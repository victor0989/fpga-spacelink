==> flow/design.v <==
`timescale 1ns / 1ps
module sinegen(
    input             clk,     
    input             reset,   
    input      [1:0]  sel,     
    output reg signed [19:0] sine   
);
    reg [15:0] phase;
    reg [15:0] phase_inc;
    always @(*) begin
        case(sel)
            2'b00: phase_inc = 16'd100;   
            2'b01: phase_inc = 16'd200;
            2'b10: phase_inc = 16'd400;
            2'b11: phase_inc = 16'd800;   
            default: phase_inc = 16'd100;
        endcase
    end
    always @(posedge clk or posedge reset) begin
        if (reset)
            phase <= 16'd0;
        else
            phase <= phase + phase_inc;
    end
    always @(*) begin
        case(phase[15:12])
            4'd0:  sine = 20'sd0;
            4'd1:  sine = 20'sd200000;
            4'd2:  sine = 20'sd370000;
            4'd3:  sine = 20'sd484000;
            4'd4:  sine = 20'sd524287;   
            4'd5:  sine = 20'sd484000;
            4'd6:  sine = 20'sd370000;
            4'd7:  sine = 20'sd200000;
            4'd8:  sine = 20'sd0;
            4'd9:  sine = -20'sd200000;
            4'd10: sine = -20'sd370000;
            4'd11: sine = -20'sd484000;
            4'd12: sine = -20'sd524287;
            4'd13: sine = -20'sd484000;
            4'd14: sine = -20'sd370000;
            4'd15: sine = -20'sd200000;
            default: sine = 20'sd0;
        endcase
    end
endmodule
-- Reports on sinegen
What the tools print for sinegen, step after step.
Line numbers count from 1 in the design file above.
Operators: Yosys type, input widths -> output width; for muxes data width and select width s.
Cell names lack the library's common part.
Not given: --
- design top: sinegen
- clock port: clk
- cell library: sky130hd
- timing corner: tt_025C_1v80

-- Word-level counts
Yosys after proc, flatten, opt, wreduce and memory -nomap, before mapping. Enables and synchronous resets that opt folds into registers are not counted as muxes. Memory bits, and registers merged into a memory's read port (data or address), are not among the register bits. Print and check cells are not counted. Equal cells are merged and count once.
Yosys's memory passes give these memory sizes; they may raise the number of words (mostly to a power of two), join words into wider ones and drop unused or constant bits.
- flip-flop bits (word level): 16
- bits in read-only memories: 320
- memories: 1
- noted input port bits: 4
- output and inout port bits at 20
- noted elaborated cells: 8
- add/sub/neg operators: 1
- equal/unequal tests: 3
- multiplexer cells: 1
- reduce/logical cells: 1
- memories (name ; depth ; width ; read ports ; write ports ; line ; source):
    (name not given) ; 16 ; 20 ; 1 ; 0 ; 26 ; case(phase[15:12])
- operators by type and width (kind ; number):
    $pmux 16 s4 ; 1
    $add 16x16->16 ; 1
    $eq 2x2->1 const B ; 2
    $eq 2x1->1 const B ; 1
    $logic_not 2->1 ; 1

-- Logic depth
Yosys ltp: most cells in a row. Word level: on the elaborated netlist, between registers, memories and ports. Mapped: between sequential cells and ports; inverters and the memories' decode and read muxes count.
- noted depth after elaboration: 3
- noted ABC_AREA: 0
- noted mapped depth: 10
- gate-level depth less buffers at 10

-- After synthesis
The flow's flattened synthesis, as Yosys stat reports it; memories are mapped. The netlist is that of the ABC_AREA named above (0 if unset); the other value can give another one.
- cell count: 134
- cell area after synthesis at 1209.9 um^2
- noted area of sequential cells: 350.3 um^2
- noted mapped flip-flops: 14
- noted buffer cells: 8
- cell types (cell type ; number ; area in all (um^2)):
    dfrtp_1 ; 14 ; 350.336
    ha_1 ; 19 ; 237.728
    xnor2_1 ; 11 ; 96.342
    inv_1 ; 16 ; 60.058
    nand2_1 ; 14 ; 52.55
    o21ai_0 ; 10 ; 50.048
    a21oi_1 ; 9 ; 45.043
    buf_4 ; 6 ; 45.043
    nor2_1 ; 7 ; 26.275
    nor4b_4 ; 1 ; 23.773
    mux4_2 ; 1 ; 22.522
    fa_1 ; 1 ; 20.019
    o311ai_2 ; 1 ; 16.266
    nand3_1 ; 3 ; 15.014
    nand2_2 ; 2 ; 12.512
    or2_2 ; 2 ; 12.512
    a2111o_1 ; 1 ; 11.261
    mux2i_1 ; 1 ; 10.01
Not listed: further types 13, cells in them 15.

-- Worst setup path after synthesis
Source: OpenSTA report_checks on the synthesized netlist (no wires, ideal clock, input and output delay 20% of the period each), path of least setup slack; recovery checks are left aside. Register names are those of the netlist, which keeps one name where synthesis merged equal registers.
- kind: input-to-reg
- from: input port sel[1]
- to: register phase[12]
- clock period: 2.56 ns
- external input delay: 0.512 ns
- setup time at 0.080 ns
- launch time at the first pin at 0.512 ns
- data arrival time: 2.214 ns
- required time at 2.480 ns
- setup slack: 0.266 ns
- delay of the path at 1.782 ns
- noted driving pins on the path: 10
- buffers on the path: 0
- noted synthesis period reached: 2.294 ns
"delay of the path" = arrival - input delay + setup time.
"driving pins on the path" counts driving pins, that of a launching flip-flop among them; a cell with two outputs on the path counts twice.
"synthesis period reached" = period - worst setup slack (recovery checks aside). The figure is calculated, with input and output delays left at 20% of the set period.
The rows between start and end are the longest chain of elaborated cells between them; the timing report does not say that the signal goes this way. Where chains are equally long, one stands for them.
Each line given opens the expression or statement behind the cell; cells for indexed reads and writes are added by Yosys, which also makes memories of some case tables.
- cell sequence: inv_1 ha_1 ha_1 inv_1 fa_1 nand2b_1 a211oi_1 o311ai_2 a21oi_1 xnor2_1
- length of the longest elaborated chain: 3
- elaborated cells on any way between the ends at 6
- RTL lines with such cells at 2
- classes of those cells: 1 x add/sub; 3 x eq/ne; 1 x mux; 1 x reduce/logical
- RTL lines, path post-synthesis (what ; line ; source):
    start: declaration ; 5 ; input      [1:0]  sel,
    $eq 2x2->1 ; 11 ; case(sel)
    $pmux 16 s4 ; 11 ;
    $add 16x16->16 ; 23 ; phase <= phase + phase_inc;
    end: assignment ; 21 ; phase <= 16'd0;
    end: assignment ; 23 ;
    end: declaration ; 8 ; reg [15:0] phase;

-- Worst path after layout
From the final timing report of entry A: the path of least setup slack in the routed layout; clock arrival at registers is part of the times.
- kind: input-to-reg
- from: input port sel[0]
- to: register phase[15]
- clock period: 2.98 ns
- external input delay: 0.60 ns
- setup time at 0.10 ns
- launch time at the first pin at 0.60 ns
- data arrival time: 3.02 ns
- required time at 3.13 ns
- setup slack: 0.10 ns
- noted driving pins on the path: 10
- buffers on the path: 2
The rows between start and end are the longest chain of elaborated cells between them; the timing report does not say that the signal goes this way. Where chains are equally long, one stands for them.
- cell sequence: clkdlybuf4s50_1 inv_1 ha_1 buf_4 ha_1 a21oi_1 a2111o_1 nand2_2 nor4b_4 xnor2_1
- length of the longest elaborated chain: 3
- elaborated cells on any way between the ends at 6
- RTL lines with such cells at 2
- classes of those cells: 1 x add/sub; 3 x eq/ne; 1 x mux; 1 x reduce/logical
- RTL lines, path after layout (what ; line ; source):
    start: declaration ; 5 ; input      [1:0]  sel,
    $eq 2x2->1 ; 11 ; case(sel)
    $pmux 16 s4 ; 11 ;
    $add 16x16->16 ; 23 ; phase <= phase + phase_inc;
    end: assignment ; 21 ; phase <= 16'd0;
    end: assignment ; 23 ;
    end: declaration ; 8 ; reg [15:0] phase;

Add stored flow runs of sinegen

Module sinegen, platform sky130hd: 2 stored runs of the flow (Yosys, OpenROAD) with differing settings, in no particular order. Input and output delays are each 20% of the period that was set; the output load is 0.01 pF.
By "achieved clock period" is meant the clock period of the run minus its worst setup slack. This is arithmetic on one report: input and output delays are still those of the set period (20% each).
"critical setup path time" is the time allowed to the run's worst setup path (the clock period less input and output delay, where it has them) less its slack. Clock arrival times count: a late capture clock shortens it, a late launch clock lengthens it.
"power" is the tool's figure for a default switching activity; nothing was simulated.

Entry A
Settings were period_ns = 2.98; CORE_UTILIZATION = 44; SETUP_SLACK_MARGIN = 0.21; PLACE_DENSITY_LB_ADDON = 0.18; CORE_ASPECT_RATIO = 0.57; CELL_PAD_IN_SITES_DETAIL_PLACEMENT = 1; TNS_END_PERCENT = 20; CTS_CLUSTER_DIAMETER = 28; CAP_MARGIN = 40; SLEW_MARGIN = 0; CORE_MARGIN = 2
- cell area after synthesis at 1209.9 um^2
- achieved clock period at 2.877 ns
- lowest hold slack at 0.513 ns
- worst setup slack after layout: 0.103 ns
- standard-cell area after routing at 1596.5 um^2
- noted the utilization of the finished layout: 60.8%
- noted the total die area: 3201.9 um^2
- critical setup path time at 2.28 ns
- worst path kind: input-to-reg
- noted the power: 0.00211 W
- final setup TNS: 0.000 ns

Entry B
Settings were period_ns = 2.51; CORE_UTILIZATION = 21; PLACE_DENSITY = 0.83; CORE_ASPECT_RATIO = 1.31; TNS_END_PERCENT = 90; CTS_CLUSTER_SIZE = 85; CTS_CLUSTER_DIAMETER = 367; CAP_MARGIN = 20; CORE_MARGIN = 2; SLEW_MARGIN = 20
- cell area after synthesis at 1209.9 um^2
- achieved clock period at 2.406 ns
- lowest hold slack at 0.490 ns
- worst setup slack after layout: 0.104 ns
- standard-cell area after routing at 1766.7 um^2
- noted the utilization of the finished layout: 31.9%
- noted the total die area: 6389.9 um^2
- critical setup path time at 1.90 ns
- worst path kind: reg-to-output
- noted the power: 0.00238 W
- final setup TNS: 0.000 ns
